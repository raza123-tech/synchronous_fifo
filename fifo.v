==> flow/design.v <==
    `timescale 1ns/1ps
module syn_fifo #(
  parameter WIDTH = 8,
  parameter DEPTH = 16
)(
  input  clk,
  input  reset,
  input  rd_en,
  input  wt_en,
  output reg                    fifo_full,
  output reg                    fifo_empty,
  input      [WIDTH-1:0]        fifo_in,
  output     [WIDTH-1:0]        fifo_out,          
  output reg [$clog2(DEPTH):0]  fifo_count
);
  reg [WIDTH-1:0]        mem [0:DEPTH-1];
  reg [$clog2(DEPTH)-1:0] rd_ptr, wt_ptr;
  assign fifo_out = mem[rd_ptr];
  always @(*) begin
    fifo_empty = (fifo_count == 0);
    fifo_full  = (fifo_count == DEPTH);
  end
  always @(posedge clk or posedge reset) begin
    if (reset)
      fifo_count <= 0;
    else begin
      case ({wt_en & ~fifo_full, rd_en & ~fifo_empty})
        2'b10:   fifo_count <= fifo_count + 1;  
        2'b01:   fifo_count <= fifo_count - 1; 
        default: fifo_count <= fifo_count;       
      endcase
    end
  end
  always @(posedge clk) begin
    if (wt_en && !fifo_full)
      mem[wt_ptr] <= fifo_in;
  end
  always @(posedge clk or posedge reset) begin
    if (reset) begin
      wt_ptr <= 0;
      rd_ptr <= 0;
    end else begin
      if (wt_en && !fifo_full)
        wt_ptr <= wt_ptr + 1;
      if (rd_en && !fifo_empty)
        rd_ptr <= rd_ptr + 1;
    end
  end
endmodule
Step by step through the tools: syn_fifo

Tool output for the design above, in the order of the flow.
Line numbers count from 1 in the design file above.
Cell names lack the library's common part.
A cell with n/a has no value.

Top module: syn_fifo
Clock port: clk
Standard-cell library: sky130hd
Corner: tt_025C_1v80

After elaboration

Yosys after proc, flatten, opt, wreduce and memory -nomap, before mapping. Memory bits, and registers merged into a memory's read port (data or address), are not among the register bits. Print and check cells are not counted. Equal cells are merged and count once.
Memory sizes are those after Yosys's memory passes, which may raise the word count (mostly to a power of two), join words into wider ones and drop unused or constant bits.

Memories: 1
Bits in writable memories: 128
Input port bits: 12
Output and inout port bits: 15
Word-level cells: 25
Register bits: 13

Eq/ne operators: 3
Reductions and logical operators: 6
Multiplexer cells: 4
$add $sub $neg: 4
Bitwise gates (word level): 4

Memories:

| memory | depth | width | read ports | wr ports | RTL line | source |
| mem    | 16    | 8     | 1          | 1        | 16       | `reg [WIDTH-1:0]        mem [0:DEPTH-1];` |

Operators by type and width:

| cell                                                                | count |
| 5-bit case mux with 2-bit select                                    | 1 |
| 4-bit by 1-bit adder with 4-bit output (second input constant)      | 2 |
| 8-bit 2-to-1 mux                                                    | 1 |
| 5-bit by 1-bit adder with 5-bit output (second input constant)      | 1 |
| 5-bit by 1-bit subtractor with 5-bit output (second input constant) | 1 |
| 5-bit == test (second input constant)                               | 1 |
| 5-bit zero test                                                     | 1 |
| 4-bit 2-to-1 mux                                                    | 1 |
| 1-bit AND                                                           | 2 |
| 1-bit logical AND                                                   | 2 |
| 1-bit NOT                                                           | 2 |
| 1-bit zero test                                                     | 2 |
| 2-bit by 1-bit == test with 1-bit output (second input constant)    | 1 |
| 2-bit == test (second input constant)                               | 1 |
| 2-bit nonzero test                                                  | 1 |
| 1-bit 2-to-1 mux                                                    | 1 |

Depth

Depth = most cells in a row (Yosys ltp): at word level without a register or memory, in the mapped netlist without a sequential cell, where the memories' decode and read muxes count.

Word-level depth: 5
ABC_AREA: 0
Gate-level depth with buffers: 13
Depth with buffers taken out: 12

Netlist

Yosys stat after the flow's synthesis: flattened, memories mapped to cells. It holds for the ABC_AREA given above (unset counts as 0); a run with the other value may have another netlist.

Area of sequential cells: 4169.0 um^2
Buffer cells: 18
Standard cells after synthesis: 333
Mapped area: 5783.0 um^2
Flip-flops: 141

Cell types:

| cell type | count | total area (um^2) |
| edfxtp_1  | 128   | 3.84E+03 |
| mux4_2    | 16    | 360.346 |
| dfrtp_1   | 13    | 325.312 |
| mux2i_1   | 25    | 250.24 |
| ha_1      | 9     | 112.608 |
| o21ai_0   | 20    | 100.096 |
| mux2_2    | 8     | 90.086 |
| a221oi_1  | 8     | 70.067 |
| nand2_1   | 18    | 67.565 |
| xnor2_1   | 7     | 61.309 |
| a22oi_1   | 8     | 60.058 |
| buf_6     | 5     | 56.304 |
| a21oi_1   | 10    | 50.048 |
| nor2_1    | 12    | 45.043 |
| inv_1     | 9     | 33.782 |
| buf_2     | 6     | 30.029 |
| xor2_1    | 3     | 26.275 |
| buf_12    | 1     | 20.019 |

Other cell types: 15; their cells: 27.

Timing after synthesis

Source: OpenSTA report_checks on the synthesized netlist (no wires, ideal clock, input and output delay 20% of the period each), path of least setup slack; recovery checks are left aside. Register names are those of the netlist, which keeps one name where synthesis merged equal registers.

Path kind: input port to flip-flop
From: in wt_en
To: reg fifo_count[4]
Arrival time: 2817 ps
Library setup time: 126 ps
Time at the first pin: 1078 ps
Path buffers: 1
Path delay: 1865 ps
Data required time: 5264 ps
Driving pins on the path: 11
External input delay: 1078 ps
Clock period: 5390 ps
Setup slack: 2447 ps
Synthesis period reached: 2943 ps

"path delay" is the arrival time less input delay plus setup time.
"driving pins on the path" counts driving pins, that of a launching flip-flop among them; a cell with two outputs on the path counts twice.
"synthesis period reached" is the clock period less the worst setup slack; recovery checks do not enter. This is arithmetic on one report: input and output delays are still those of the set period (20% each).
The rows between start and end are the longest chain of elaborated cells between them; the timing report does not say that the signal goes this way. Where chains are equally long, one stands for them.
A line is the first line of the expression or statement that the cell stems from. Yosys adds cells for indexed reads and writes and turns some case tables into memories.
A register here has more assigning lines than the two given.

Cells stage by stage: and2_1 > buf_2 > inv_1 > ha_1 > inv_1 > fa_1 > nor2b_1 > o21ai_0 > nand3_1 > or3b_1 > xnor2_1
Length of the longest elaborated chain: 3
Elaborated cells on any way between the ends: 5
Source lines of those cells: 1
Those cells by class: eq/ne: 2; mux: 1; logic: 1; reduce/logical: 1

Ends and longest elaborated chain, post-synthesis:

| what                                     | RTL line | source |
| start: declaration                       | 9        | `input  wt_en,` |
| 1-bit AND                                | 27       | `case ({wt_en & ~fifo_full, rd_en & ~fifo_empty})` |
| 2-bit by 1-bit == test with 1-bit output | 27       |  |
| 5-bit case mux with 2-bit select         | 27       |  |
| end: assignment                          | 28       | `2'b10:   fifo_count <= fifo_count + 1;` |
| end: assignment                          | 29       | `2'b01:   fifo_count <= fifo_count - 1;` |
| end: declaration                         | 14       | `output reg [$clog2(DEPTH):0]  fifo_count` |

Path in the finished layout

From the final timing report of flow run A: the path of least setup slack in the routed layout; clock arrival at registers is part of the times.
The path's times are printed in steps of 10 ps; the period is the one set.

Path kind: flip-flop to output port
From: reg rd_ptr[0]
To: out fifo_out[0]
Data required time: 1920 ps
Time at the first pin: 410 ps
Arrival time: 2130 ps
Path buffers: 4
Setup slack: -210 ps
Clock period: 2400 ps
External output delay: 480 ps
Driving pins on the path: 8

The rows between start and end are the longest chain of elaborated cells between them; the timing report does not say that the signal goes this way. Where chains are equally long, one stands for them.
The chain passes a memory read, where the word-level depth is cut; so it can be longer than that depth.

Cells stage by stage: dfrtp_2 > buf_12 > buf_12 > buf_12 > mux4_2 > a22oi_1 > nand2_1 > buf_2
Length of the longest elaborated chain: 1
Elaborated cells on any way between the ends: 1
Source lines of those cells: 1
Those cells by class: memory: 1

Ends and longest elaborated chain, after layout:

| what               | RTL line | source |
| start: declaration | 17       | `reg [$clog2(DEPTH)-1:0] rd_ptr, wt_ptr;` |
| start: assignment  | 41       | `rd_ptr <= 0;` |
| start: assignment  | 46       | `rd_ptr <= rd_ptr + 1;` |
| memory 16 x 8 bit  | 16       | `reg [WIDTH-1:0]        mem [0:DEPTH-1];` |
| end: declaration   | 13       | `output     [WIDTH-1:0]        fifo_out,` |

Hand-over note for syn_fifo

Record of 2 stored runs of the RTL-to-layout flow on syn_fifo, platform sky130hd. The runs are unordered. Constraints: input delay and output delay 20% of the set period each, output load 0.01 pF.
"clock period achieved" is the run's clock period less its worst setup slack. It is reckoned from that one timing run; input and output delays stay at 20% of the period that was set.
"critical path time" means the part of the period allowed to the worst setup path (the constraints hold back 20% at inputs and 20% at outputs) less its slack; where the path has registers, the arrival times of their clocks count too.
"total power after layout" is the tool's figure for a default switching activity; nothing was simulated.
"critical path time" is known to 10 ps.
A setting shown as - is not set for that run.

| item                                   | flow run A               | flow run B             |
| period_ns                              | 2.4                      | 1.67                   |
| CORE_UTILIZATION                       | 30                       | 40                     |
| PLACE_DENSITY_LB_ADDON                 | 0.23                     | -                      |
| ABC_AREA                               | 0                        | -                      |
| GPL_TIMING_DRIVEN                      | 1                        | -                      |
| MAX_ROUTING_LAYER                      | met5                     | -                      |
| CAP_MARGIN                             | 20                       | 20                     |
| CORE_MARGIN                            | 2                        | 2                      |
| SLEW_MARGIN                            | 20                       | 20                     |
| setup slack of the worst path (ps)     | -205                     | -807                   |
| cell area after synthesis (um^2)       | 5783.0                   | 5783.0                 |
| standard-cell area after layout (um^2) | 7537.2                   | 7786.2                 |
| total power after layout (W)           | 0.009556                 | 0.013998               |
| area inside the die boundary (um^2)    | 20403.3                  | 15435.6                |
| clock period achieved (ps)             | 2605                     | 2477                   |
| critical path time (ps)                | 2130                     | 2480                   |
| type of the worst setup path           | flip-flop to output port | flip-flop to flip-flop |
| setup total negative slack (ps)        | -1129                    | -22159                 |
| utilization of the finished layout     | 0.4                      | 0.557                  |

End of note.
